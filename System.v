==> flow/design.v <==
`timescale 1ns / 1ps
module Counter(RESET, CLK, COUNTUP, END, OUT);
	parameter integer len = 3;
	input RESET;
	input CLK;
	input COUNTUP;
	output END;
	output [len*8-1:0] OUT;
	reg [len*8-1:0] cnt;
	assign OUT=cnt;
	wire [len*8-1:0] added;
	wire [len:0] carry;
	assign carry [0] = COUNTUP;
	assign END = carry[len];
	generate
		genvar i;
		for(i=0;i<len;i=i+1) begin: loop
			wire [7:0] total = carry[i]+cnt[i*8+7:i*8];
			wire overflow = total == 95;
			assign carry [i+1] = overflow ? 1'b1 : 1'b0;
			assign added [i*8+7:i*8] = overflow ? 8'b0 : total;
		end
	endgenerate
	always @ (posedge CLK) begin
		cnt <=
			RESET ? {(len*8){1'b0}} :
			END ? cnt :
			added;
	end
endmodule
module CharDec(chr1, chr2, decoded);
	parameter [7:0] j=0;
	input [7:0] chr1;
	input [7:0] chr2;
	output [7:0] decoded;
	wire [7:0] total = chr1+j;
	wire flag = chr2 < total;
	wire [7:0] base = total - chr2;
	wire [7:0] nbase =
		base <= (95*1) ? 95 :
		base <= (95*2) ? (95*2) : 95*3;
	wire [7:0] baseK = flag ? nbase : 0;
	assign decoded = baseK + chr2 - total;
endmodule
module Decoder(RESET, CLK, FOUND, END, PASSWD_OUT);
	parameter integer ENQLEN=10;
	parameter integer PASSLEN=5;
	parameter [0:8*ENQLEN-1] ENCRYPTED = 0;
	input RESET;
	input CLK;
    output FOUND;
	output END;
    output [0:8*PASSLEN-1] PASSWD_OUT;
	wire [0:8*PASSLEN-1] passwd;
	Counter #(PASSLEN) counter(RESET, CLK, !FOUND, END, passwd);
	wire [0:8*PASSLEN-1] decoded;
	generate
		genvar i;
		for(i=0;i<PASSLEN;i=i+1) begin: len
			parameter j = PASSLEN-1-((ENQLEN-PASSLEN + i)%PASSLEN);
			CharDec #(.j(j))
				dev(passwd[j*8:j*8+7], ENCRYPTED[(ENQLEN-PASSLEN+i)*8:(ENQLEN-PASSLEN+i)*8+7], decoded[i*8:i*8+7]);
		end
	endgenerate
	assign FOUND = decoded == passwd;
	assign PASSWD_OUT = passwd;
endmodule
module Serial(RESET, CLK, START, END, SIGNAL, BUFFER);
	parameter integer BUFFLEN=5;
	parameter integer CLOCK=26; 
	input RESET;
	input CLK;
	input START;
	output reg END;
	output SIGNAL;
	input [0:8*BUFFLEN-1] BUFFER;
	reg [9:0] slckcount;
	wire slckp;
	wire [9:0] next_slckcount;
	assign slckp = slckcount == CLOCK;
	assign next_slckcount = slckp ? 10'd0 : slckcount + 10'd1;
	reg [3:0] bitwidecount;
	wire bitwide;
	wire [3:0] next_bitwidecount;
	assign bitwide = bitwidecount == 15;
	assign next_bitwidecount =
		slckp ? ( bitwide ? 4'd0 : bitwidecount + 4'd1 ) :
		bitwidecount;
	reg [3:0] framecount;
	wire framelast;
	wire [3:0] next_framecount;
	assign next_framecount =
		slckp && bitwide ? (framelast ? 4'd0 : framecount + 4'd1 ):
		framecount;
	assign framelast = framecount == 4'd10;
	assign framefirst = framecount == 4'd0;
	assign framestart = framecount == 4'd1;
	reg [7:0] charcount;
	wire [7:0] next_charcount;
	assign next_charcount =
		(slckp && bitwide && framelast) ? (END ? 8'd0 : charcount + 8'd1) :
		charcount;
	assign SIGNAL =
		((!sending) || END || framefirst || framelast) ? 1'b1 :  
		framestart ? 1'b0 :  
		charcount == 0 ? 1'b1 :
		BUFFER[8*(charcount-1)+9-framecount];
	reg sending;
	wire SendStart = END && !START;
	wire SendInit;
	always @(posedge CLK) begin
		if (RESET) begin
			sending <= 0;
			slckcount <= 0;
			bitwidecount <= 0;
			framecount <= 0;
			charcount <= 0;
			END <= 0;
		end else if (END && !START) begin
			END <= 0;
			sending <= 0;
		end else if (!END && START && !sending) begin
			sending <= 1;
			slckcount <= 0;
			bitwidecount <= 0;
			framecount <= 0;
			charcount <= 0;
		end else if (sending) begin
			slckcount <= next_slckcount;
			bitwidecount <= next_bitwidecount;
			framecount <= next_framecount;
			charcount <= next_charcount;
			END <= next_charcount ==  (BUFFLEN+1);
			sending <= next_charcount != (BUFFLEN+1);
		end
	end
endmodule
module System(RESET, CLK, FLAG, FOUND, TXD);
	parameter integer ENQLEN=17;
	parameter integer PASSLEN=5;
	parameter [0:8*ENQLEN-1] ENCRYPTED = 136'd22896249489735015330163909889542712410175;
	input RESET;
	input CLK;
	output FLAG;
	output FOUND;
	output TXD;
	wire [0:8*PASSLEN-1] PASSWD_OUT;
	wire SerEnd;
	wire DecoderEND;
	wire SerSEND = FOUND | DecoderEND;
	wire DecoderCLK;
	assign DecoderCLK = FOUND  && !SerEND ? 1'b0 : CLK;
	reg [24:0] DecoderCount;
	assign FLAG=DecoderEND ? 1'b1 : DecoderCount[24];
	Decoder #(ENQLEN, PASSLEN, ENCRYPTED) dec(RESET, CLK, FOUND, DecoderEND, PASSWD_OUT);
	Serial #(PASSLEN) ser(RESET, CLK, SerSEND, SerEND, TXD, PASSWD_OUT);
	always @(posedge CLK) begin
		DecoderCount <= RESET ? 25'd0 : DecoderCount+25'd1;
	end
endmodule
Tool chain data of System
What the tools print for System, step after step.
Lines are those of the file above, counted from 1.
Operators carry their Yosys type and port widths (W data, S select, Z words).
Library cell names are shortened.
The mark - stands for no value.

set-up
  design top = System
  clock input = CLK
  standard-cell library = sky130hd
  library corner = tt_025C_1v80

After elaboration
Yosys after proc, flatten, opt, wreduce and memory -nomap, before mapping. Memory bits, and registers merged into a memory's read port (data or address), are not among the register bits. Print and check cells are not counted. Equal cells are merged and count once.

operators by class
  add/subtract/negate cells = 33
  $mul = 0
  divide/modulo/power cells = 0
  magnitude comparators = 15
  equality and inequality tests = 12
  shift-type cells = 1
  muxes and demuxes = 46
  bitwise operators = 3
  reduce/logical cells = 22

operator list
  operator                 count
  $mux W8                  24
  $add A1 B8 Y8            5
  $shiftx A40 B32 Y1       1
  $eq A40 B40 Y1           1
  $le A8 B7 Y1 const B     5
  $eq A8 B7 Y1 const B     5
  $sub A8 B8 Y8            5
  $le A8 B8 Y1 const B     5
  $sub A32 B4 Y32          1
  $add A32 B4 Y32 const B  1
  $sub A6 B32 Y32 const A  1
  $lt A6 B8 Y1 const A     4
  $add A8 B6 Y8 const B    4
  $sub A8 B6 Y8 const B    4
  $mux W4                  8
  $mux W10                 3
  $add A25 B1 Y25 const B  1
  $add A8 B1 Y8 const B    2
  $add A8 B2 Y8 const B    2
  $mux W1                  11
  $add A10 B1 Y10 const B  1
  $eq A10 B5 Y1 const B    1
  $sub A8 B1 Y9 const B    1
  $add A4 B1 Y4 const B    2
  $eq A4 B4 Y1 const B     2
  $lt A7 B8 Y1 const A     1
  $add A8 B3 Y8 const B    1
  $eq A8 B3 Y1 const B     1

Other operator kinds: 15; their cells: 29.

storage and ports
  bits in registers = 93
  latch bits = 0
  RAM bits = 0
  memory bits (read-only) = 0
  clocked read ports x word width = 0
  memories = 0
  bits of input ports = 2

Longest topological paths
Depth = most cells in a row (Yosys ltp): at word level without a register or memory, in the mapped netlist without a sequential cell, where the memories' decode and read muxes count.

depth
  depth in word-level cells = 30
  ABC_AREA = 0
  depth in mapped cells = 64
  mapped depth without buffers = 60

After synthesis
Yosys stat after the flow's synthesis: flattened, memories mapped to cells. It holds for the ABC_AREA given above (unset counts as 0); a run with the other value may have another netlist.

cell types
  type      count  total area (um^2)
  dfxtp_1   93     1.86E+03
  ha_1      109    1.36E+03
  xnor2_1   81     709.43
  xor2_1    53     464.195
  a21oi_1   86     430.413
  nor2_1    114    427.91
  nand2_1   105    394.128
  inv_1     74     277.766
  o21ai_0   54     270.259
  mux4_2    11     247.738
  nand3_1   47     235.226
  clkbuf_1  49     183.926
  nor3_1    33     165.158
  and3_1    23     143.888
  nand4_1   22     137.632
  a31oi_1   20     125.12
  nor4_1    20     125.12
  fa_1      5      100.096

Other cell types: 75; their cells: 259.

mapped netlist
  cell count = 1258
  cell area after synthesis = 9789.4 um^2
  sequential area = 1861.8 um^2
  flip-flop cells = 93

The figures by module come from a second, unflattened synthesis with its own total; it is not the netlist above.

unflattened totals
  cell total of the unflattened synthesis = 1420
  area total of the unflattened synthesis = 11593.6 um^2

Rows give one instance, submodules left out.

modules
  module              instances  cells  area (um^2)
  Serial (BUFFLEN=5)  1          298    2456.1
  Counter (len=5)     1          285    2388.5
  System              1          131    1146.1
  CharDec (j=3)       1          137    1069.8
  CharDec (j=0)       1          129    1038.5
  CharDec (j=2)       1          134    1022.2
  CharDec (j=4)       1          122    1016.0
  CharDec (j=1)       1          128    1008.5
  Decoder             1          56     447.9

Timing after synthesis
Source: OpenSTA report_checks on the synthesized netlist (no wires, ideal clock, input and output delay 20% of the period each), path of least setup slack; recovery checks are left aside. Register names are those of the netlist, which keeps one name where synthesis merged equal registers.

path post-synthesis
  path type = flip-flop to output port
  start = reg dec.counter.cnt[24]
  end = out FLAG
  period = 19.5 ns
  external output delay = 3.900 ns
  time at the first pin = 0.000 ns
  arrival time = 12.240 ns
  required time = 15.600 ns
  setup slack = 3.360 ns
  path delay = 12.240 ns
  stages on the path = 58
  path buffers = 2
  synthesis period reached = 16.14 ns

"path delay" = arrival - input delay + setup time.
A path that ends at an output port has no setup time.
"stages on the path" counts driving pins, that of a launching flip-flop among them; a cell with two outputs on the path counts twice.
"synthesis period reached" is the clock period less the worst setup slack; recovery checks do not enter. This is arithmetic on one report: input and output delays are still those of the set period (20% each).
Between the ends stands the longest chain of elaborated cells between them, by number of cells; it is not shown to be the way that was timed. Of several equally long chains one is given.
Each line given opens the expression or statement behind the cell; cells for indexed reads and writes are added by Yosys, which also makes memories of some case tables.

on the way, post-synthesis
  cells stage by stage = dfxtp_1 > ha_1 > nand3_1 > xnor2_1 > ha_1 > nand2b_1 > or4_1 > nand2b_1 > a221oi_1 > o21ai_1 > inv_1 > nand2_1 > ha_1 > inv_1 > ha_1 > fa_1 > xnor2_1 > nand2_1 > [22 not listed] > and3_1 > nand3_1 > xor2_1 > nor4_1 > ha_1 > ha_1 > nand3_1 > nor2_1 > xor2_1 > and2_1 > clkbuf_1 > ha_1 > nand3_1 > nor3_1 > o21ai_0 > o211ai_1 > clkbuf_1 > nand2b_1
  length of the longest elaborated chain = 26
  elaborated cells between the ends (all ways) = 28
  classes of those cells = add/sub: 9; compare: 3; eq/ne: 6; mux: 9; reduce/logical: 1

ends and longest elaborated chain, post-synthesis
  what             RTL line  source
  from (decl)      9         reg [len*8-1:0] cnt;
  from (assign)    25        cnt <=
  $add A8 B1 Y8    36        wire [7:0] total = chr1+j;
  $sub A8 B6 Y8    38        wire [7:0] base = total - chr2;
  $le A8 B8 Y1     41        base <= (95*2) ? (95*2) : 95*3;
  $mux W8          41
  $mux W8          40        base <= (95*1) ? 95 :
  $mux W8          42        wire [7:0] baseK = flag ? nbase : 0;
  $add A8 B6 Y8    43        assign decoded = baseK + chr2 - total;
  [12 not listed]  -
  $add A1 B8 Y8    18        wire [7:0] total = carry[i]+cnt[i*8+7:i*8];
  $eq A8 B7 Y1     19        wire overflow = total == 95;
  $mux W1          20        assign carry [i+1] = overflow ? 1'b1 : 1'b0;
  $add A1 B8 Y8    18
  $eq A8 B7 Y1     19
  $mux W1          20
  $mux W1          154       assign FLAG=DecoderEND ? 1'b1 : DecoderCount[24];
  to (decl)        144       output FLAG;

Nets of the timed path that keep an RTL name, with a line that drives or declares them; the list need not be complete.

named nets, post-synthesis
  net    RTL line  source
  FOUND  65        assign FOUND = decoded == passwd;

Worst path after layout
Path of least setup slack in the final report of run A (OpenROAD, finished layout, wires in). Where an end is a register, its clock arrival counts in the times.

path post-layout
  path type = flip-flop to output port
  start = reg dec.counter.cnt[25]
  end = out FLAG
  period = 24.5 ns
  external output delay = 4.90 ns
  time at the first pin = 0.38 ns
  arrival time = 13.40 ns
  required time = 19.60 ns
  setup slack = 6.20 ns
  stages on the path = 61
  path buffers = 5

Between the ends stands the longest chain of elaborated cells between them, by number of cells; it is not shown to be the way that was timed. Of several equally long chains one is given.

on the way, post-layout
  cells stage by stage = dfxtp_2 > ha_1 > nand3_1 > xnor2_1 > ha_1 > nand2b_1 > or4_1 > nand2b_1 > o22ai_1 > a32oi_1 > nand2_1 > o21ai_0 > ha_1 > ha_1 > fa_1 > a21o_1 > a21oi_1 > xnor2_1 > [25 not listed] > xor2_1 > nor4_1 > buf_4 > ha_1 > ha_1 > nand3_1 > nor2_1 > xor2_1 > and2_2 > ha_1 > nand3_1 > nor3_4 > nand3_1 > nand2_1 > o211ai_1 > buf_4 > nand2b_1 > clkdlybuf4s50_1
  length of the longest elaborated chain = 26
  elaborated cells between the ends (all ways) = 28
  classes of those cells = add/sub: 9; compare: 3; eq/ne: 6; mux: 9; reduce/logical: 1

ends and longest elaborated chain, post-layout
  what             RTL line  source
  from (decl)      9         reg [len*8-1:0] cnt;
  from (assign)    25        cnt <=
  $add A8 B1 Y8    36        wire [7:0] total = chr1+j;
  $sub A8 B6 Y8    38        wire [7:0] base = total - chr2;
  $le A8 B8 Y1     41        base <= (95*2) ? (95*2) : 95*3;
  $mux W8          41
  $mux W8          40        base <= (95*1) ? 95 :
  $mux W8          42        wire [7:0] baseK = flag ? nbase : 0;
  $add A8 B6 Y8    43        assign decoded = baseK + chr2 - total;
  [12 not listed]  -
  $add A1 B8 Y8    18        wire [7:0] total = carry[i]+cnt[i*8+7:i*8];
  $eq A8 B7 Y1     19        wire overflow = total == 95;
  $mux W1          20        assign carry [i+1] = overflow ? 1'b1 : 1'b0;
  $add A1 B8 Y8    18
  $eq A8 B7 Y1     19
  $mux W1          20
  $mux W1          154       assign FLAG=DecoderEND ? 1'b1 : DecoderCount[24];
  to (decl)        144       output FLAG;

FLOW RESULTS
============

System through Yosys and OpenROAD on sky130hd: 2 stored runs, unordered, with their settings and measured results. The constraints put input and output delay at 20% of the set period each and load the outputs with 0.01 pF.
"achieved clock period (ns)" is the run's clock period less its worst setup slack. It is reckoned from that one timing run; input and output delays stay at 20% of the period that was set.
By "worst setup path time (ns)" is meant the share of the clock period that the worst setup path is allowed (20% is reserved at inputs, 20% at outputs), minus its slack. Clock arrival times at its registers enter into it.
"finish__power__total" rests on the timing tool's default activity at the inputs, not on a simulated workload.

settings of run A
{
  "period_ns": 24.5,
  "CORE_UTILIZATION": 23,
  "SETUP_SLACK_MARGIN": 5.0,
  "PLACE_DENSITY": 0.47,
  "CELL_PAD_IN_SITES_GLOBAL_PLACEMENT": 3,
  "CELL_PAD_IN_SITES_DETAIL_PLACEMENT": 0,
  "GPL_TIMING_DRIVEN": 1,
  "CAP_MARGIN": 20,
  "CORE_MARGIN": 2,
  "SLEW_MARGIN": 20
}
report of run A
yosys chip area after synthesis (um^2): 9789.4
finish__design__die__area: 44228.2
finish__design__instance__utilization: 0.2541
finish__timing__setup__ws: 6.197
finish__timing__hold__ws: 0.446
finish__power__total: 3.222e-04
achieved clock period (ns): 18.303
worst setup path time (ns): 13.40
worst setup path kind: flip-flop to output port

settings of run B
{
  "period_ns": 23.4,
  "CAP_MARGIN": 20,
  "CORE_MARGIN": 2,
  "CORE_UTILIZATION": 40,
  "SLEW_MARGIN": 20
}
report of run B
yosys chip area after synthesis (um^2): 9789.4
finish__design__die__area: 25741.0
finish__design__instance__utilization: 0.4235
finish__timing__setup__ws: 4.489
finish__timing__hold__ws: 0.444
finish__power__total: 3.230e-04
achieved clock period (ns): 18.911
worst setup path time (ns): 14.23
worst setup path kind: flip-flop to output port
